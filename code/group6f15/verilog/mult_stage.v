==> flow/design.v <==
`timescale 1ns/100ps
module mult_stage( input clock, reset, start, nuke, 
		   input [63:0] product_in, mplier_in, mcand_in,
		   output logic done,
		   output logic [63:0] product_out, mplier_out, mcand_out
		  );
	logic [63:0] prod_in_reg, partial_prod_reg;
	logic [63:0] partial_product, next_mplier, next_mcand;
	assign product_out = prod_in_reg + partial_prod_reg;
	assign partial_product = mplier_in[7:0] * mcand_in;
	assign next_mplier = {8'b0,mplier_in[63:8]};
	assign next_mcand = {mcand_in[55:0],8'b0};
	always_ff @(posedge clock) begin
		prod_in_reg      <= #1 product_in;
		partial_prod_reg <= #1 partial_product;
		mplier_out       <= #1 next_mplier;
		mcand_out        <= #1 next_mcand;
	end
	always_ff @(posedge clock) begin
		if(reset)
			done <= #1 1'b0;
		else if(nuke)
			done <= #1 1'b0;
		else
			done <= #1 start;
	end
endmodule
From RTL to reports: mult_stage:

Tool output for the design above, in the order of the flow.
Lines are those of the file above, counted from 1.
Operators carry their Yosys type and port widths (W data, S select, Z words).
Library cell names are shortened.
Not given: n/a

* design top: mult_stage
* clock input: clock
* cell library: sky130hd
* timing corner: tt_025C_1v80

Word-level counts:

Counts by Yosys on the flattened word-level netlist (proc, flatten, opt, wreduce; memories kept). Register bits leave out memories and registers merged into their read ports (data or address); mux counts leave out enables and synchronous resets folded into registers. Print and check cells are left out. Cells with the same type and inputs are merged into one.

* bits in registers: 241
* input bits: 196
* output and inout port bits: 193
* elaborated cells: 8

* add/subtract/negate cells: 1
* multiply operators: 1
* reductions and logical operators: 1

Operator list (count)
* $mul A8 B64 Y64: 1
* $add A64 B64 Y64: 1
* $reduce_or A2 Y1: 1

Logic depth:

Depth = most cells in a row (Yosys ltp): at word level without a register or memory, in the mapped netlist without a sequential cell, where the memories' decode and read muxes count.

* depth in word-level cells: 1
* ABC_AREA: 0
* depth in mapped cells: 21
* gate-level depth less buffers: 20

Netlist:

Yosys stat after the flow's synthesis: flattened, memories mapped to cells. It holds for the ABC_AREA given above (unset counts as 0); a run with the other value may have another netlist.
Totals and module areas in this step are rounded.

Cell types
* fa_1: count 349, area in all 6.99E+03 um^2
* dfxtp_1: count 241, area in all 4.82E+03 um^2
* and2_1: count 398, area in all 2.49E+03 um^2
* ha_1: count 135, area in all 1689.12 um^2
* inv_1: count 276, area in all 1.04E+03 um^2
* nand2_1: count 192, area in all 720.691 um^2
* xnor2_1: count 80, area in all 700.672 um^2
* a21o_1: count 87, area in all 653.126 um^2
* a21oi_1: count 130, area in all 650.624 um^2
* xor2_1: count 50, area in all 437.92 um^2
* o21ai_0: count 76, area in all 380.365 um^2
* clkbuf_1: count 77, area in all 289.027 um^2
* nor2_1: count 52, area in all 195.187 um^2
* nand3_1: count 25, area in all 125.12 um^2
* buf_4: count 16, area in all 120.115 um^2
* o21bai_1: count 16, area in all 120.115 um^2
* and3_1: count 18, area in all 112.608 um^2
* nand4_1: count 17, area in all 106.352 um^2

Other cell types: 52; their cells: 185.

* mapped cells: 2420
* cell area after synthesis: 0.0231 mm^2
* sequential area: 0.00482 mm^2
* flip-flops: 241
* buffers: 95

Timing after synthesis:

OpenSTA on the mapped netlist: ideal clock, no wires. The path of least setup slack (recovery checks aside). Input and output delay are each 20% of the period. Register names are those of the netlist, which keeps one name where synthesis merged equal registers.

* path type: input -> register
* start: in mplier_in[4]
* end: reg partial_prod_reg[59]
* period: 6030 ps
* external input delay: 1206 ps
* library setup time: 127 ps
* time at the first pin: 1206 ps
* data arrival time: 6090 ps
* data required time: 5903 ps
* slack: -186 ps
* delay of the path: 5011 ps
* stages: 21
* buffers on the path: 2
* period reached after synthesis: 6216 ps

"delay of the path" = arrival - input delay + setup time.
"stages": output pins that drive a net of the path, with the launching flip-flop's if there is one; two outputs of one cell count as two.
"period reached after synthesis" is the clock period less the worst setup slack; recovery checks do not enter. This is arithmetic on one report: input and output delays are still those of the set period (20% each).
Between the ends stands the longest chain of elaborated cells between them, by number of cells; it is not shown to be the way that was timed. Of several equally long chains one is given.
Each line given opens the expression or statement behind the cell; cells for indexed reads and writes are added by Yosys, which also makes memories of some case tables.

* cell sequence: clkbuf_1 clkbuf_1 nand2_1 fa_1 fa_1 inv_1 fa_1 inv_1 fa_1 inv_1 ha_1 a21o_1 a211oi_1 a21oi_2 o211ai_1 o21ai_0 a41oi_1 a21oi_1 a21oi_1 o21ai_0 xor2_1
* cells in the longest elaborated chain: 1
* elaborated cells between the ends (all ways): 1
* source lines of those cells: 1
* classes of those cells: 1 x mul

RTL lines, path after synthesis
* from (decl): line 3
* $mul A8 B64 Y64: line 10
* to (assign): line 15
* to (decl): line 7 `logic [63:0] prod_in_reg, partial_prod_reg;`

Path in the finished layout:

Path of least setup slack in the final report of run 2 (OpenROAD, finished layout, wires in). Where an end is a register, its clock arrival counts in the times.
The path's times are printed in steps of 10 ps; the period is the one set.

* path type: input -> register
* start: in mcand_in[4]
* end: reg partial_prod_reg[38]
* period: 6520 ps
* external input delay: 1300 ps
* library setup time: 70 ps
* time at the first pin: 1300 ps
* data arrival time: 6830 ps
* data required time: 7030 ps
* slack: 200 ps
* stages: 22
* buffers on the path: 3

Between the ends stands the longest chain of elaborated cells between them, by number of cells; it is not shown to be the way that was timed. Of several equally long chains one is given.

* cell sequence: clkdlybuf4s50_1 nand2_1 fa_1 fa_1 inv_1 fa_1 inv_1 fa_1 inv_1 ha_1 a21o_1 buf_4 a2111oi_4 buf_4 o31a_2 o21ai_2 a21o_1 or3b_4 a31oi_4 nor4b_1 a311oi_2 xnor2_1
* cells in the longest elaborated chain: 1
* elaborated cells between the ends (all ways): 1
* source lines of those cells: 1
* classes of those cells: 1 x mul

RTL lines, path after layout
* from (decl): line 3
* $mul A8 B64 Y64: line 10
* to (assign): line 15
* to (decl): line 7 `logic [63:0] prod_in_reg, partial_prod_reg;`

Design mult_stage on sky130hd. What follows are 2 stored runs of the flow, each under its own settings; their order means nothing. The constraints put input and output delay at 20% of the set period each and load the outputs with 0.01 pF.
Measured values are rounded.

### Run 1

Settings: `period_ns=5.34`, `CORE_UTILIZATION=49`, `SETUP_SLACK_MARGIN=1.32`, `PLACE_DENSITY=0.71`, `CELL_PAD_IN_SITES_DETAIL_PLACEMENT=1`, `TNS_END_PERCENT=75`, `CTS_CLUSTER_SIZE=20`, `CAP_MARGIN=20`, `CORE_MARGIN=2`, `SLEW_MARGIN=20`

No final report: routing broke off with GRT-0232.

### Run 2

Settings: `period_ns=6.52`, `CORE_UTILIZATION=40`, `PLACE_DENSITY=0.38`, `CORE_MARGIN=3`, `CELL_PAD_IN_SITES_GLOBAL_PLACEMENT=3`, `TNS_END_PERCENT=5`, `GPL_TIMING_DRIVEN=1`, `GPL_ROUTABILITY_DRIVEN=1`, `SLEW_MARGIN=10`, `CAP_MARGIN=20`

- Total negative setup slack: 0 ps
- Synthesized cell area: 0.0231 mm^2
- Setup slack of the critical path: 201 ps
- Full die area: 0.0607 mm^2
- Post-route worst hold slack: 1,030 ps
- Standard-cell area after routing: 0.0306 mm^2
